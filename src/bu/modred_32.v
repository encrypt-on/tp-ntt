==> flow/design.v <==
module modred_32(input clk,rst,
                 input [31:0] q,
                 input [63:0] D,
                 output reg [31:0] C
                );
reg [18:0] q2,q3,q4;
always @(posedge clk or posedge rst) begin
    if(rst)
        {q4,q3,q2} <= 0;
    else
        {q4,q3,q2} <= {q3,q2,q[31:13]};
end
wire [46:0] D2;
reg  [4:0]  T2;
wordred_32 #(46,47) step1(clk,rst,q[31:13],D[12:0],D[58:13],D2);
always @(posedge clk or posedge rst) begin
    if(rst)
        T2 <= 0;
    else
        T2 <= D[63:59];
end
wire [39:0] D3;
wire [5:0]  T3;
assign T3 = T2+D2[46];
wordred_32 #(39,40) step2(clk,rst,q2,D2[12:0],{T3,D2[45:13]},D3);
wire [32:0] D4;
wordred_32 #(27,33) step3(clk,rst,q3,D3[12:0],D3[39:13],D4);
wire signed [33:0] D5;
assign D5 = D4-{1'b0,q4,13'b1};
always @(posedge clk or posedge rst) begin
    if(rst) begin
        C <= 0;
    end
    else begin
        case(D5[33])
        0: C <= D5[31:0];
        1: C <= D4[31:0];
        endcase
    end
end
endmodule
module wordred_32 #(parameter I_SIZE=0, O_SIZE=0)
                   (input clk,rst,
                    input [18:0] qH,
                    input [12:0] CL,
                    input [I_SIZE-1:0] CH,
                    output [O_SIZE-1:0] T
                   );
(* use_dsp = "yes" *) reg [O_SIZE-1:0] DSPout;
wire [12:0] CLn;
wire        Cin;
assign CLn = -CL;
assign Cin = CL[12] | CLn[12];
always @(posedge clk or posedge rst) begin
    if(rst)
        DSPout <= 0;
    else
        DSPout <= CLn*qH + CH + Cin;
end
assign T = DSPout;
endmodule
Tool chain data of modred_32 --
Tool output for the design above, in the order of the flow. Lines are those of the file above, counted from 1. Cell names lack the library's common part. A cell with n/a has no value.
Inputs: top module modred_32, clock clk, library sky130hd, corner tt_025C_1v80

Word level --
Counts by Yosys on the flattened word-level netlist (proc, flatten, opt, wreduce; memories kept). Register bits leave out memories and registers merged into their read ports (data or address); mux counts leave out enables and synchronous resets folded into registers. Print and check cells are left out. Cells with the same type and inputs are merged into one.
Cells by class: add/subtract/negate cells 11, $mul 3, mux-type cells 1, bitwise operators 4
Operators by type and width (number):
- 13-bit by 19-bit multiplier with 32-bit output | 3
- 32-bit case mux with 2-bit select | 1
- 47-bit by 1-bit adder with 47-bit output | 1
- 47-bit by 46-bit adder with 47-bit output | 1
- 40-bit by 1-bit adder with 40-bit output | 1
- 40-bit by 39-bit adder with 40-bit output | 1
- 13-bit negator | 3
- 33-bit by 32-bit subtractor with 34-bit output | 1
- 33-bit by 1-bit adder with 33-bit output | 1
- 33-bit by 27-bit adder with 33-bit output | 1
- 5-bit by 1-bit adder with 6-bit output | 1
- 1-bit bitwise OR | 3
- 1-bit NOT | 1
Storage and ports: register bits 214, cells after elaboration 27, output and inout port bits 32

Longest topological paths --
Depth = most cells in a row (Yosys ltp): at word level without a register or memory, in the mapped netlist without a sequential cell, where the memories' decode and read muxes count.
Logic depth: word-level depth 4, ABC_AREA 0, gate-level depth with buffers 38

After synthesis --
Yosys stat after the flow's synthesis: flattened, memories mapped to cells. It holds for the ABC_AREA given above (unset counts as 0); a run with the other value may have another netlist.
Cell types:
- fa_1 | number 567, area in all 1.14E+04 um^2
- dfrtp_1 | number 214, area in all 5.36E+03 um^2
- ha_1 | number 349, area in all 4.37E+03 um^2
- inv_1 | number 746, area in all 2.8E+03 um^2
- nand2_1 | number 588, area in all 2.21E+03 um^2
- and2_1 | number 266, area in all 1.66E+03 um^2
- xnor2_1 | number 145, area in all 1.27E+03 um^2
- a21oi_1 | number 154, area in all 770.739 um^2
- xor2_1 | number 78, area in all 683.155 um^2
- a21o_1 | number 85, area in all 638.112 um^2
- nor2_1 | number 142, area in all 533.011 um^2
- o21ai_0 | number 88, area in all 440.422 um^2
- clkbuf_1 | number 107, area in all 401.635 um^2
- o21a_1 | number 35, area in all 262.752 um^2
- nor3_1 | number 43, area in all 215.206 um^2
- o21bai_1 | number 28, area in all 210.202 um^2
- nand3_1 | number 40, area in all 200.192 um^2
- and3_1 | number 29, area in all 181.424 um^2
Not listed: further types 61, cells in them 289.
Synthesis totals: cell area after synthesis 0.0357343 mm^2, standard cells after synthesis 3993, buffer cells 115, flip-flop cells 214
By module: a second synthesis without flattening, with its own total; a netlist apart from the flattened one above.
Second synthesis, totals: cells (unflattened synthesis) 3930, area total of the unflattened synthesis 0.0360758 mm^2
Rows give one instance, submodules left out.
Modules:
- wordred_32 | sequential area 0.0011761 mm^2, cells 1183, area 0.0108029 mm^2, times used 1
- wordred_32 | sequential area 0.001001 mm^2, cells 1214, area 0.0107453 mm^2, times used 1
- wordred_32 | sequential area 0.0008258 mm^2, cells 1162, area 0.0102573 mm^2, times used 1
- modred_32 | sequential area 0.0023523 mm^2, cells 371, area 0.0042703 mm^2, times used 1

Worst setup path after synthesis --
OpenSTA on the mapped netlist: ideal clock, no wires. The path of least setup slack (recovery checks aside). Input and output delay are each 20% of the period. Register names are those of the netlist, which keeps one name where synthesis merged equal registers.
Timing path post-synthesis: path kind input to register, start input D[0], end register step1.DSPout[34], required time 10574 ps, setup time 126 ps, buffers on the path 2, delay of the path 8183 ps, driving pins on the path 32, setup slack 377 ps, external input delay 2140 ps, period 10700 ps, arrival time 10197 ps, period reached after synthesis 10323 ps
"delay of the path" = arrival - input delay + setup time. "driving pins on the path" counts driving pins, that of a launching flip-flop among them; a cell with two outputs on the path counts twice. "period reached after synthesis" = period - worst setup slack (recovery checks aside). The figure is calculated, with input and output delays left at 20% of the set period. The rows between start and end are the longest chain of elaborated cells between them; the timing report does not say that the signal goes this way. Where chains are equally long, one stands for them. A line is the first line of the expression or statement that the cell stems from. Yosys adds cells for indexed reads and writes and turns some case tables into memories.
On the way, post-synthesis: cell sequence clkbuf_1 > inv_1 > ha_1 > xnor2_1 > clkbuf_1 > nand2_1 > fa_1 > inv_1 > fa_1 > fa_1 > fa_1 > inv_1 > fa_1 > inv_1 > ha_1 > o21a_1 > o21ai_0 > a21oi_1 > o21a_1 > o41ai_1 > a21boi_0 > o21ai_0 > nand2b_1 > a22oi_1 > ha_1 > a21o_1 > a21o_1 > or3_1 > or3b_2 > a41oi_2 > nor2_1 > xor2_1, length of the longest elaborated chain 4, elaborated cells on any way between the ends 5, RTL lines with such cells 3, those cells by class add/sub (3); mul (1); logic (1)
RTL lines, path post-synthesis:
- start: declaration | RTL line 3 | input [63:0] D,
- 13-bit negator | RTL line 52 | assign CLn = -CL;
- 13-bit by 19-bit multiplier with 32-bit output | RTL line 58 | DSPout <= CLn*qH + CH + Cin;
- 47-bit by 46-bit adder with 47-bit output | RTL line 58
- 47-bit by 1-bit adder with 47-bit output | RTL line 58
- end: assignment | RTL line 56 | DSPout <= 0;
- end: assignment | RTL line 58
- end: declaration | RTL line 49 | (* use_dsp = "yes" *) reg [O_SIZE-1:0] DSPout;

Path in the finished layout --
From the final timing report of stored run 2: the path of least setup slack in the routed layout; clock arrival at registers is part of the times. The path's times are printed in steps of 10 ps; the period is the one set.
Timing path after layout: path kind input to register, start input D[5], end register step1.DSPout[34], setup slack -40 ps, setup time 110 ps, buffers on the path 8, driving pins on the path 38, period 8980 ps, required time 9410 ps, external input delay 1800 ps, arrival time 9450 ps
The rows between start and end are the longest chain of elaborated cells between them; the timing report does not say that the signal goes this way. Where chains are equally long, one stands for them.
On the way, after layout: cell sequence buf_8 > nor4_4 > buf_4 > nand2_4 > buf_8 > nor3_4 > buf_6 > xnor2_4 > buf_6 > buf_12 > and2_4 > fa_1 > inv_1 > fa_1 > inv_2 > fa_1 > fa_1 > inv_1 > [... 2 more ...] > ha_4 > and3_4 > nand4_1 > nor2_2 > o41ai_4 > a21boi_2 > o21ai_2 > buf_4 > a22oi_2 > ha_1 > a21o_1 > a21o_1 > or3_1 > or3b_4 > a41oi_4 > buf_12 > nor2_4 > xor2_1, length of the longest elaborated chain 4, elaborated cells on any way between the ends 5, RTL lines with such cells 3, those cells by class add/sub (3); mul (1); logic (1)
RTL lines, path after layout:
- start: declaration | RTL line 3 | input [63:0] D,
- 13-bit negator | RTL line 52 | assign CLn = -CL;
- 13-bit by 19-bit multiplier with 32-bit output | RTL line 58 | DSPout <= CLn*qH + CH + Cin;
- 47-bit by 46-bit adder with 47-bit output | RTL line 58
- 47-bit by 1-bit adder with 47-bit output | RTL line 58
- end: assignment | RTL line 56 | DSPout <= 0;
- end: assignment | RTL line 58
- end: declaration | RTL line 49 | (* use_dsp = "yes" *) reg [O_SIZE-1:0] DSPout;

## Implementation results

Flow measurements of modred_32 on sky130hd: 2 stored runs with different settings, listed in no order. Input and output delays are each 20% of the period that was set; the output load is 0.01 pF.
"achieved clock period" means the clock period less the worst setup slack. The figure is calculated, with input and output delays left at 20% of the set period.
"critical setup path time" means the part of the period allowed to the worst setup path (the constraints hold back 20% at inputs and 20% at outputs) less its slack; where the path has registers, the arrival times of their clocks count too.
"critical setup path time" is known to 10 ps.

* Stored run 1 | settings: period_ns 7.92; CORE_UTILIZATION 56; SETUP_SLACK_MARGIN 0.73; PLACE_DENSITY 0.87; CORE_ASPECT_RATIO 0.79; CORE_MARGIN 3; CELL_PAD_IN_SITES_GLOBAL_PLACEMENT 2; ABC_AREA 1; GPL_TIMING_DRIVEN 0; CTS_CLUSTER_DIAMETER 169; CAP_MARGIN 35; SLEW_MARGIN 5 | unfinished; error GPL-0301 in placement
* Stored run 2 | settings: period_ns 8.98; CORE_UTILIZATION 35; SETUP_SLACK_MARGIN 1.55; PLACE_DENSITY 0.78; CORE_MARGIN 2; GPL_TIMING_DRIVEN 1; GPL_ROUTABILITY_DRIVEN 1; CTS_CLUSTER_SIZE 45; CTS_CLUSTER_DIAMETER 63; CAP_MARGIN 35; SLEW_MARGIN 15 | results: chip area after synthesis (Yosys) 0.0357343 mm^2; full die area 0.104668 mm^2; area of the standard cells in the finished layout 0.0453598 mm^2; post-route utilization 0.447; setup slack of the worst path -37 ps; setup total negative slack -157 ps; worst hold slack 474 ps; achieved clock period 9017 ps; critical setup path time 7220 ps; type of the worst setup path input to register
